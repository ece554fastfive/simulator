==> flow/design.v <==
module free_list_new(
    input [5:0] PR_old,    
    input RegDest_retire,
    input retire_reg,   
    input RegDest,      
    input clk, rst,
    input hazard_stall,     
    input recover,
    input [5:0] PR_new_flush,    
    input RegDest_ROB,     
    output [5:0] PR_new,   
    output empty     
);
reg [5:0] mem [0:63];
reg [5:0] head, tail;   
wire write, read;
assign write = (retire_reg || recover) && ~hazard_stall;    
assign read = RegDest && ~recover && ~empty && ~hazard_stall;   
reg [5:0] counter;
always @(posedge clk or negedge rst) begin
    if (!rst) 
        counter <= 6'h20;            
    else if (write && read)
        counter <= counter;
    else if (write)      
        counter <= counter + 1;
    else if (read)
        counter <= counter - 1;
end
always @(posedge clk or negedge rst) begin
    if (!rst) begin
        head <= 6'h00;            
        tail <= 6'h20;            
    end
    else begin
        if ((write && recover && RegDest_ROB) || (write && !recover && RegDest_retire))      
            tail <= tail + 1;
        if (read)
            head <= head + 1;   
   end
end
integer i;
always @(posedge clk or negedge rst) begin
    if (!rst) begin
            for (i = 0; i < 32; i = i + 1) begin
                mem[i] <= i + 32;
            end
            for (i = 32; i < 63; i = i + 1) begin
                mem[i] <= 0;
            end
    end
    else if (write && recover && RegDest_ROB) 
        mem[tail] <= PR_new_flush;
    else if (write && !recover && RegDest_retire) 
        mem[tail] <= PR_old;
end
assign PR_new = mem[head];
assign empty = ~(|counter);   
endmodule
# == Tool chain data of free_list_new ==
# Tool output for the design above, in the order of the flow.
# Lines are those of the file above, counted from 1.
# Operators: Yosys type, input widths -> output width; for muxes data width and select width s.
# Not given: n/a
# setup
top_module,free_list_new
clock_port,clk
lib,sky130hd
corner,tt_025C_1v80

# == Elaborated design ==
# Counts by Yosys on the flattened word-level netlist (proc, flatten, opt, wreduce). Print and check cells are left out. Cells with the same type and inputs are merged into one.
# bits
regBits,402
inputBits,20
out_inout_bits,7
# op_classes
n_logic,4
n_addsub,4
reduce_logical,82
n_eq,126
mux,259
# op_table
op,n
$mux 6,258
$eq 6x6->1 const B,64
$pmux 6 s64,1
$eq 6x5->1 const B,32
$reduce_and 2->1,64
$eq 6x4->1 const B,16
$eq 6x3->1 const B,8
$eq 6x2->1 const B,4
$add 6x1->6 const B,3
$eq 6x1->1 const B,2
$logic_not 6->1,2
$logic_and 1x1->1,9
$sub 6x1->6 const B,1
$reduce_or 6->1,1
$not 1->1,4
$reduce_bool 2->1,2
$reduce_and 3->1,1
$logic_or 1x1->1,2
$logic_not 1->1,1

# == Depth ==
# Longest topological path by Yosys (ltp), each cell counted once; first at word level (registers and memories cut), then after technology mapping (sequential cells cut; the memories' decode and read muxes count).
# logic_depth
depth_word,7
abc_area,0
ltp_mapped,12
mapped_depth_nobuf,8

# == Synthesis result ==
# Source: synth_stat.txt of the flow (Yosys; design flattened, memories mapped). It holds for the ABC_AREA given above (unset counts as 0); a run with the other value may have another netlist.
# types
type,n,area_total_um2
sky130_fd_sc_hd__dfrtp_1,282,7.06E+03
sky130_fd_sc_hd__dfstp_2,114,3E+03
sky130_fd_sc_hd__a21oi_1,333,1.67E+03
sky130_fd_sc_hd__nor2_1,388,1.46E+03
sky130_fd_sc_hd__nand3_1,255,1.28E+03
sky130_fd_sc_hd__clkbuf_1,156,585.562
sky130_fd_sc_hd__nand4_1,66,412.896
sky130_fd_sc_hd__nand2_1,100,375.36
sky130_fd_sc_hd__o21ai_0,73,365.35
sky130_fd_sc_hd__mux2i_1,22,220.211
sky130_fd_sc_hd__and3_1,29,181.424
sky130_fd_sc_hd__edfxtp_1,6,180.173
sky130_fd_sc_hd__nor4_1,27,168.912
sky130_fd_sc_hd__ha_1,12,150.144
sky130_fd_sc_hd__xnor2_1,13,113.859
sky130_fd_sc_hd__a31oi_1,18,112.608
sky130_fd_sc_hd__buf_2,22,110.106
sky130_fd_sc_hd__a22oi_1,13,97.594
# Not listed: further types 49, cells in them 176.
# mapped
yosys_area_um2,18835.6
mapped_cells,2105
flip_flops,402

# == Timing after synthesis ==
# Source: OpenSTA report_checks on the synthesized netlist (no wires, ideal clock, input and output delay 20% of the period each), path of least setup slack; recovery checks are left aside. Register names are those of the netlist, which keeps one name where synthesis merged equal registers.
# synth_timing
kind,reg2out
startpoint,register head[0]
endpoint,output PR_new[3]
launch_ps,0
n_path_buf,4
clock_period_ps,3160
path_slack_ps,181
delay_ps,2347
arrival_ps,2347
required_time_ps,2528
driving_pins,12
period_less_setup_slack_ps,2979
# "delay_ps" is the arrival time less input delay plus setup time.
# A path that ends at an output port has no setup time.
# "driving_pins" counts driving pins, that of a launching flip-flop among them; a cell with two outputs on the path counts twice.
# "period_less_setup_slack_ps" = period - worst setup slack (recovery checks aside). The figure is calculated, with input and output delays left at 20% of the set period.
# Between the ends stands the longest chain of elaborated cells between them, by number of cells; it is not shown to be the way that was timed. Of several equally long chains one is given.
# A line is the first line of the expression or statement that the cell stems from. Yosys adds cells for indexed reads and writes and turns some case tables into memories.
# synth_via
cell_sequence,sky130_fd_sc_hd__dfrtp_1 -> sky130_fd_sc_hd__inv_1 -> sky130_fd_sc_hd__ha_1 -> sky130_fd_sc_hd__clkbuf_1 -> sky130_fd_sc_hd__clkbuf_1 -> sky130_fd_sc_hd__and2_1 -> sky130_fd_sc_hd__buf_2 -> sky130_fd_sc_hd__buf_1 -> sky130_fd_sc_hd__nand3_1 -> sky130_fd_sc_hd__nand4_1 -> sky130_fd_sc_hd__nor4_1 -> sky130_fd_sc_hd__a41oi_1
elab_chain_cells,2
# synth_lines
item,line,text
start: declaration,15,"reg [5:0] head, tail;"
start: assignment,32,head <= 6'h00;
start: assignment,39,head <= head + 1;
$eq 6x6->1,57,assign PR_new = mem[head];
$pmux 6 s64,57,
end: declaration,11,"output [5:0] PR_new,"

# == Worst path after layout ==
# Path of least setup slack in the final report of record 1 (OpenROAD, finished layout, wires in). Where an end is a register, its clock arrival counts in the times.
# The path's times are printed in steps of 10 ps; the period is the one set.
# layout_timing
kind,reg2out
startpoint,register head[0]
endpoint,output PR_new[5]
path_slack_ps,-370
launch_ps,580
required_time_ps,2900
n_path_buf,4
arrival_ps,3280
driving_pins,13
clock_period_ps,3630
# Between the ends stands the longest chain of elaborated cells between them, by number of cells; it is not shown to be the way that was timed. Of several equally long chains one is given.
# layout_via
cell_sequence,sky130_fd_sc_hd__dfrtp_2 -> sky130_fd_sc_hd__inv_4 -> sky130_fd_sc_hd__ha_4 -> sky130_fd_sc_hd__buf_4 -> sky130_fd_sc_hd__nand3b_1 -> sky130_fd_sc_hd__a21oi_1 -> sky130_fd_sc_hd__a2111oi_1 -> sky130_fd_sc_hd__a21oi_1 -> sky130_fd_sc_hd__or3_4 -> sky130_fd_sc_hd__buf_6 -> sky130_fd_sc_hd__a41oi_4 -> sky130_fd_sc_hd__buf_6 -> sky130_fd_sc_hd__buf_12
elab_chain_cells,2
# layout_lines
item,line,text
start: declaration,15,"reg [5:0] head, tail;"
start: assignment,32,head <= 6'h00;
start: assignment,39,head <= head + 1;
$eq 6x6->1,57,assign PR_new = mem[head];
$pmux 6 s64,57,
end: declaration,11,"output [5:0] PR_new,"

Appendix: measured runs

Measured results for free_list_new: 2 stored runs of the Yosys and OpenROAD flow on sky130hd. The settings differ; the order carries no meaning. The constraints put input and output delay at 20% of the set period each and load the outputs with 0.01 pF.
"period_less_ws_ps": clock period set for the run, less the worst setup slack. It is reckoned from that one timing run; input and output delays stay at 20% of the period that was set.
By "timing.worst_path_ps" is meant the share of the clock period that the worst setup path is allowed (20% is reserved at inputs, 20% at outputs), minus its slack. Clock arrival times at its registers enter into it.
"total_power_uw" rests on the timing tool's default activity at the inputs, not on a simulated workload.
"timing.worst_path_ps" is given in steps of 10 ps.

Record 1, flow files:
==> flow/run.sh <==
#!/bin/bash
# the make line also repeats the synthesis and layout settings of config.mk as NAME=value (left out here)
make -C /OpenROAD-flow-scripts/flow DESIGN_CONFIG=/design/flow/config.mk WORK_HOME=/design/flow/orfs CLKGATE_MAP_FILE= finish
==> flow/config.mk <==
export PLATFORM = sky130hd
export DESIGN_NAME = free_list_new
export DESIGN_NICKNAME = free_list_new
export VERILOG_FILES = /design/flow/design.v
export SDC_FILE = /design/flow/constraint.sdc
export NUM_CORES = 4
export LEC_CHECK = 0
export CAP_MARGIN = 20
export CELL_PAD_IN_SITES_GLOBAL_PLACEMENT = 0
export CORE_ASPECT_RATIO = 0.83
export CORE_MARGIN = 2
export CORE_UTILIZATION = 19
export CTS_CLUSTER_DIAMETER = 344
export GPL_ROUTABILITY_DRIVEN = 0
export MIN_ROUTING_LAYER = met1
export PLACE_DENSITY = 0.72
export SETUP_SLACK_MARGIN = 0.56
export SLEW_MARGIN = 20
==> flow/constraint.sdc <==
create_clock -name core_clock -period 3.63 [get_ports {clk}]
set_input_delay 0.7260 -clock core_clock [delete_from_list [all_inputs] [get_ports {clk}]]
set_output_delay 0.7260 -clock core_clock [all_outputs]
set_load 0.01 [all_outputs]

==> results of record 1, as CSV <==
result,value
total_power_uw,16278
final_stdcell_area_um2,24367.1
timing.worst_path_ps,3280
worstPathKind,"reg2out"
die_area_um2,101679.0
period_less_ws_ps,4002
timing.setup.tns_ps,-1947
post_route_util_pct,24.7
synth_chip_area_um2,18835.6
setup_worst_slack_ps,-372

Record 2, flow files:
==> flow/run.sh <==
#!/bin/bash
# the make line also repeats the synthesis and layout settings of config.mk as NAME=value (left out here)
make -C /OpenROAD-flow-scripts/flow DESIGN_CONFIG=/design/flow/config.mk WORK_HOME=/design/flow/orfs CLKGATE_MAP_FILE= finish
==> flow/config.mk <==
export PLATFORM = sky130hd
export DESIGN_NAME = free_list_new
export DESIGN_NICKNAME = free_list_new
export VERILOG_FILES = /design/flow/design.v
export SDC_FILE = /design/flow/constraint.sdc
export NUM_CORES = 4
export LEC_CHECK = 0
export CAP_MARGIN = 10
export CORE_MARGIN = 2
export CORE_UTILIZATION = 46
export CTS_CLUSTER_DIAMETER = 274
export CTS_CLUSTER_SIZE = 52
export GPL_TIMING_DRIVEN = 0
export MAX_ROUTING_LAYER = met5
export SETUP_SLACK_MARGIN = -0.07
export SLEW_MARGIN = 20
==> flow/constraint.sdc <==
create_clock -name core_clock -period 2.57 [get_ports {clk}]
set_input_delay 0.5140 -clock core_clock [delete_from_list [all_inputs] [get_ports {clk}]]
set_output_delay 0.5140 -clock core_clock [all_outputs]
set_load 0.01 [all_outputs]

==> results of record 2, as CSV <==
result,value
total_power_uw,19626
final_stdcell_area_um2,22111.2
timing.worst_path_ps,3500
worstPathKind,"reg2out"
die_area_um2,42582.4
period_less_ws_ps,4016
timing.setup.tns_ps,-8292
post_route_util_pct,54.4
synth_chip_area_um2,18835.6
setup_worst_slack_ps,-1446
