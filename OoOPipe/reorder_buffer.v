==> flow/design.v <==
module reorder_buffer(
    input rst, clk,
    input isDispatch,  
    input isSW,    
    input RegDest,     
    input [5:0] PR_old_DP,  
    input [5:0] PR_new_DP,
    input [4:0] rd_DP,  
    input complete,     
    input [3:0] rob_number,   
    input [31:0] jb_addr,     
    input changeFlow,    
    input hazard_stall,    
    output [3:0] rob_num_dp,  
    output [5:0] PR_old_RT,   
    output RegDest_retire,      
    output retire_reg,   
    output retire_ST,
    output [3:0] retire_rob,    
    output full, empty,   
    output RegDest_out,
    output [5:0] PR_old_flush,
    output [5:0] PR_new_flush,
    output [4:0] rd_flush,
    output [3:0] out_rob_num,   
    output reg changeFlow_out,    
    output reg [31:0] changeFlow_addr,
    output reg recover           
);
reg [18:0] rob [0:15];   
reg [15:0] complete_array;
reg [3:0] head, tail;
reg dec_tail;   
assign rob_num_dp = tail;
wire read, write;
assign write = isDispatch && !full && !recover && !hazard_stall;
assign read = retire_reg && !empty && !recover && !hazard_stall;
always @(posedge clk or negedge rst) begin
    if (!rst) begin
        head <= 4'h0;
    end
    else if (read) begin
        head <= head + 1;
    end
end
assign retire_reg = complete_array[head];    
assign PR_old_RT = rob[head][11:6];       
assign retire_ST = rob[head][17];        
assign RegDest_retire = rob[head][18];
assign retire_rob = head;
always @(posedge clk or negedge rst) begin
    if (!rst)
        tail <= 4'h0;
    else if (dec_tail)
        tail <= tail - 1;    
    else if (write) begin
        tail <= tail + 1;
        rob[tail] <= {RegDest, isSW, rd_DP, PR_old_DP, PR_new_DP};
    end
end
reg [4:0] status_cnt;
always @(posedge clk or negedge rst) begin
    if (!rst) 
        status_cnt <= 4'h0;
    else if (write && !read)    
        status_cnt <= status_cnt + 1;
    else if (read && !write)   
        status_cnt <= status_cnt - 1;
    else if (dec_tail)
        status_cnt <= status_cnt - 1;
end
assign full = status_cnt[4];   
assign empty = ~(|status_cnt);
reg [3:0] branch_rob;
reg store_jb_addr;
genvar i;
generate for (i = 0; i < 16; i = i + 1) begin : complete_part
    always @(posedge clk or negedge rst) begin
        if (!rst) 
            complete_array[i] <= 0;
        else if (rob_number == i && complete) 
            complete_array[i] <= 1'b1;     
        else if (tail == i && write)
            complete_array[i] <= 1'b0;    
    end
end
endgenerate
always @(posedge clk or negedge rst) begin
    if (!rst) begin
        changeFlow_addr <= 0;
        branch_rob <= 0;
    end
    else if (store_jb_addr) begin
        changeFlow_addr <= jb_addr;
        branch_rob <= rob_number;    
    end
end
assign out_rob_num = tail;   
localparam IDLE = 1'b0;
localparam REC = 1'b1;
reg state, nstate;
always @(posedge clk or negedge rst) begin
    if (!rst) 
        state <= IDLE;
    else
        state <= nstate;
end
wire recover_end = (branch_rob + 1 == tail);
always @(*) begin
    nstate = IDLE;
    dec_tail = 0;
    recover = 0;
    store_jb_addr = 0;
    changeFlow_out = 0;
    case (state) 
     IDLE: begin
         if(complete && changeFlow) begin
             nstate = REC;
             dec_tail = 1;
             recover = 1;
             store_jb_addr = 1;
         end
         else
             nstate = IDLE;
     end
     default: begin                   
         if(recover_end) begin
            nstate = IDLE;
            changeFlow_out = 1;
         end
         else begin
            nstate = REC;
            dec_tail = 1;
            recover = 1;
         end
     end
    endcase
end
assign rd_flush = rob[tail-1][16:12];
assign PR_old_flush = rob[tail-1][11:6];
assign PR_new_flush = rob[tail-1][5:0];
assign RegDest_out = rob[tail-1][18];
endmodule
=== Tool chain data of reorder_buffer ===
What the tools print for reorder_buffer, step after step.
Line numbers count from 1 in the design file above.
Library cell names are shortened.
Not given: --

* Top: reorder_buffer
* Clock: clk
* Cell library: sky130hd
* Corner: tt_025C_1v80

=== After elaboration ===
Yosys after proc, flatten, opt, wreduce and memory -nomap, before mapping. Print and check cells are not counted. Equal cells are merged and count once.

* Shift-type cells: 1
* Eq/ne operators: 61
* Bitwise operators: 2
* Add/subtract/negate cells: 6
* Muxes and demuxes: 45
* Reduce/logical cells: 85

{| class="wikitable"
|+ Operators by type and width
! cell !! number
|-
| 19-bit case mux with 16-bit select || 2
|-
| 4-bit equality test (second input constant) || 32
|-
| 4-bit by 3-bit equality test with 1-bit output (second input constant) || 16
|-
| 4-bit AND reduction || 16
|-
| 1-bit logical AND || 41
|-
| 1-bit 2-to-1 mux || 38
|-
| 2-bit nonzero test || 17
|-
| 4-bit by 2-bit equality test with 1-bit output (second input constant) || 8
|-
| 16-bit by 4-bit variable part select with 1-bit output || 1
|-
| 4-bit by 1-bit equality test with 1-bit output (second input constant) || 4
|-
| 4-bit zero test || 4
|-
| 5-bit 2-to-1 mux || 3
|-
| 4-bit by 1-bit adder with 4-bit output (second input constant) || 2
|-
| 4-bit 2-to-1 mux || 2
|-
| 1-bit zero test || 5
|-
| 4-bit by 1-bit adder with 5-bit output (second input constant) || 1
|-
| 5-bit by 1-bit adder with 5-bit output (second input constant) || 1
|-
| 5-bit by 1-bit subtractor with 5-bit output (second input constant) || 1
|-
| 5-bit by 4-bit equality test with 1-bit output || 1
|-
| 5-bit OR reduction || 1
|-
| 4-bit by 1-bit subtractor with 4-bit output (second input constant) || 1
|-
| 3-bit nonzero test || 1
|-
| 1-bit inverter || 2
|}

* Flip-flop bits (word level): 370
* Word-level cells: 238
* Output and inout bits: 75
* Input bits: 61

=== Depth ===
Longest topological path by Yosys (ltp), each cell counted once; first at word level (registers and memories cut), then after technology mapping (sequential cells cut; the memories' decode and read muxes count).

* Depth after elaboration: 11
* ABC_AREA: 0
* Mapped depth: 16
* Gate-level depth less buffers: 15

=== After synthesis ===
Source: synth_stat.txt of the flow (Yosys; design flattened, memories mapped). It holds for the ABC_AREA given above (unset counts as 0); a run with the other value may have another netlist.

* Buffer cells: 86
* Synthesis area: 16465.8 µm²
* Sequential area: 10780.3 µm²
* Flip-flop cells: 370
* Cells in the netlist: 1171

{| class="wikitable"
|+ Cells by type
! cell !! number !! total area (µm²)
|-
| edfxtp_1 || 304 || 9.13E+03
|-
| dfrtp_1 || 66 || 1.65E+03
|-
| mux2_2 || 48 || 540.518
|-
| a22oi_1 || 46 || 345.331
|-
| a221oi_1 || 34 || 297.786
|-
| a22o_1 || 28 || 245.235
|-
| mux2i_1 || 24 || 240.23
|-
| nand3_1 || 43 || 215.206
|-
| a32oi_1 || 24 || 210.202
|-
| nand2_1 || 56 || 210.202
|-
| nor2_1 || 53 || 198.941
|-
| ha_1 || 15 || 187.68
|-
| a32o_1 || 18 || 180.173
|-
| a21oi_1 || 35 || 175.168
|-
| a222oi_1 || 17 || 170.163
|-
| clkbuf_1 || 43 || 161.405
|-
| a31oi_1 || 24 || 150.144
|-
| o21ai_0 || 30 || 150.144
|}

Not listed: further types 58, cells in them 263.

=== Worst setup path after synthesis ===
Source: OpenSTA report_checks on the synthesized netlist (no wires, ideal clock, input and output delay 20% of the period each), path of least setup slack; recovery checks are left aside. Register names are those of the netlist, which keeps one name where synthesis merged equal registers.

* Path kind: register to output
* Start point: register tail[1]
* End point: output port RegDest_out
* Data required time: 3.000 ns
* Arrival time: 2.548 ns
* Output delay: 0.750 ns
* Clock period: 3.75 ns
* Slack: 0.452 ns
* Buffers on the path: 4
* Stages on the path: 12
* Delay of the path: 2.548 ns
* Time at the first pin: 0.000 ns
* Synthesis period reached: 3.298 ns

"delay of the path" is the arrival time less input delay plus setup time.
A path that ends at an output port has no setup time.
"stages on the path": output pins that drive a net of the path, with the launching flip-flop's if there is one; two outputs of one cell count as two.
"synthesis period reached" is the clock period less the worst setup slack; recovery checks do not enter. This is arithmetic on one report: input and output delays are still those of the set period (20% each).
Between the ends stands the longest chain of elaborated cells between them, by number of cells; it is not shown to be the way that was timed. Of several equally long chains one is given.
Each line given opens the expression or statement behind the cell; cells for indexed reads and writes are added by Yosys, which also makes memories of some case tables.
At most two assigning lines are given for a register; there are more.

* Cells stage by stage: dfrtp_1 > buf_2 > inv_1 > ha_1 > and3b_1 > clkbuf_1 > a21o_1 > buf_4 > and2_1 > buf_2 > a22o_1 > o32a_1
* Cells in the longest elaborated chain: 3
* Elaborated cells on any way between the ends: 18
* Those cells by class: add/sub (1); eq/ne (15); mux (1); reduce/logical (1)

{| class="wikitable"
|+ RTL lines, path post-synthesis
! what !! RTL line !! source
|-
| from (decl) || 32 || <nowiki>reg [3:0] head, tail;</nowiki>
|-
| from (assign) || 55 || <nowiki>tail <= tail - 1;</nowiki>
|-
| from (assign) || 57 || <nowiki>tail <= tail + 1;</nowiki>
|-
| 4-bit by 1-bit subtractor with 4-bit output || 142 || <nowiki>assign RegDest_out = rob[tail-1][18];</nowiki>
|-
| 4-bit equality test || 142 ||
|-
| 19-bit case mux with 16-bit select || 142 ||
|-
| to (decl) || 21 || <nowiki>output RegDest_out,</nowiki>
|}

=== Timing after layout ===
Path of least setup slack in the final report of run 1 (OpenROAD, finished layout, wires in). Where an end is a register, its clock arrival counts in the times.

* Path kind: register to output
* Start point: register tail[1]
* End point: output port rd_flush[1]
* Output delay: 0.71 ns
* Clock period: 3.54 ns
* Slack: -0.28 ns
* Buffers on the path: 6
* Arrival time: 3.11 ns
* Data required time: 2.83 ns
* Time at the first pin: 0.57 ns
* Stages on the path: 13

Between the ends stands the longest chain of elaborated cells between them, by number of cells; it is not shown to be the way that was timed. Of several equally long chains one is given.
At most two assigning lines are given for a register; there are more.

* Cells stage by stage: dfrtp_2 > buf_4 > buf_4 > o21ai_4 > a21oi_4 > buf_6 > a21oi_4 > buf_6 > o22ai_2 > a2111oi_4 > buf_4 > a31oi_1 > clkbuf_2
* Cells in the longest elaborated chain: 3
* Elaborated cells on any way between the ends: 18
* Those cells by class: add/sub (1); eq/ne (15); mux (1); reduce/logical (1)

{| class="wikitable"
|+ RTL lines, path after layout
! what !! RTL line !! source
|-
| from (decl) || 32 || <nowiki>reg [3:0] head, tail;</nowiki>
|-
| from (assign) || 55 || <nowiki>tail <= tail - 1;</nowiki>
|-
| from (assign) || 57 || <nowiki>tail <= tail + 1;</nowiki>
|-
| 4-bit by 1-bit subtractor with 4-bit output || 139 || <nowiki>assign rd_flush = rob[tail-1][16:12];</nowiki>
|-
| 4-bit equality test || 139 ||
|-
| 19-bit case mux with 16-bit select || 139 ||
|-
| to (decl) || 24 || <nowiki>output [4:0] rd_flush,</nowiki>
|}

FLOW RESULTS
============

2 stored runs of reorder_buffer in the flow (synthesis by Yosys, layout by OpenROAD, sky130hd cells), in arbitrary order. Constraints: input delay and output delay 20% of the set period each, output load 0.01 pF.
"achieved clock period" = clock period - worst setup slack. The figure is calculated, with input and output delays left at 20% of the set period.
"worst setup path time" means the part of the period allowed to the worst setup path (the constraints hold back 20% at inputs and 20% at outputs) less its slack; where the path has registers, the arrival times of their clocks count too.
"power" is the tool's figure for a default switching activity; nothing was simulated.

Run 1
==> flow/run.sh <==
#!/bin/bash
# the make line also repeats the synthesis and layout settings of config.mk as NAME=value (left out here)
make -C /OpenROAD-flow-scripts/flow DESIGN_CONFIG=/design/flow/config.mk WORK_HOME=/design/flow/orfs CLKGATE_MAP_FILE= finish
==> flow/config.mk <==
export PLATFORM = sky130hd
export DESIGN_NAME = reorder_buffer
export DESIGN_NICKNAME = reorder_buffer
export VERILOG_FILES = /design/flow/design.v
export SDC_FILE = /design/flow/constraint.sdc
export NUM_CORES = 4
export LEC_CHECK = 0
export CAP_MARGIN = 20
export CORE_MARGIN = 2
export CORE_UTILIZATION = 40
export SETUP_SLACK_MARGIN = 1.02
export SLEW_MARGIN = 20
==> flow/constraint.sdc <==
create_clock -name core_clock -period 3.54 [get_ports {clk}]
set_input_delay 0.7080 -clock core_clock [delete_from_list [all_inputs] [get_ports {clk}]]
set_output_delay 0.7080 -clock core_clock [all_outputs]
set_load 0.01 [all_outputs]

==> results of run 1 <==
chip area after synthesis (Yosys): 16465.8 µm²
die area: 42803.5 µm²
standard-cell area of the final layout: 24492.2 µm²
utilization: 0.601
worst setup slack after layout: -0.281 ns
total negative slack: -4.029 ns
power: 0.023625 W
achieved clock period: 3.821 ns
worst setup path time: 3.11 ns
worst setup path kind: register to output

Run 2
==> flow/run.sh <==
#!/bin/bash
# the make line also repeats the synthesis and layout settings of config.mk as NAME=value (left out here)
make -C /OpenROAD-flow-scripts/flow DESIGN_CONFIG=/design/flow/config.mk WORK_HOME=/design/flow/orfs CLKGATE_MAP_FILE= finish
==> flow/config.mk <==
export PLATFORM = sky130hd
export DESIGN_NAME = reorder_buffer
export DESIGN_NICKNAME = reorder_buffer
export VERILOG_FILES = /design/flow/design.v
export SDC_FILE = /design/flow/constraint.sdc
export NUM_CORES = 4
export LEC_CHECK = 0
export CAP_MARGIN = 20
export CELL_PAD_IN_SITES_GLOBAL_PLACEMENT = 1
export CORE_ASPECT_RATIO = 1.36
export CORE_MARGIN = 2
export CORE_UTILIZATION = 51
export CTS_CLUSTER_DIAMETER = 255
export CTS_CLUSTER_SIZE = 65
export GPL_ROUTABILITY_DRIVEN = 0
export MAX_ROUTING_LAYER = met4
export SETUP_SLACK_MARGIN = 0.28
export SLEW_MARGIN = 20
==> flow/constraint.sdc <==
create_clock -name core_clock -period 3.22 [get_ports {clk}]
set_input_delay 0.6440 -clock core_clock [delete_from_list [all_inputs] [get_ports {clk}]]
set_output_delay 0.6440 -clock core_clock [all_outputs]
set_load 0.01 [all_outputs]

==> results of run 2 <==
chip area after synthesis (Yosys): 16465.8 µm²
die area: 33756.1 µm²
standard-cell area of the final layout: 22033.6 µm²
utilization: 0.694
worst setup slack after layout: -0.547 ns
total negative slack: -7.774 ns
power: 0.021683 W
achieved clock period: 3.767 ns
worst setup path time: 3.12 ns
worst setup path kind: register to output
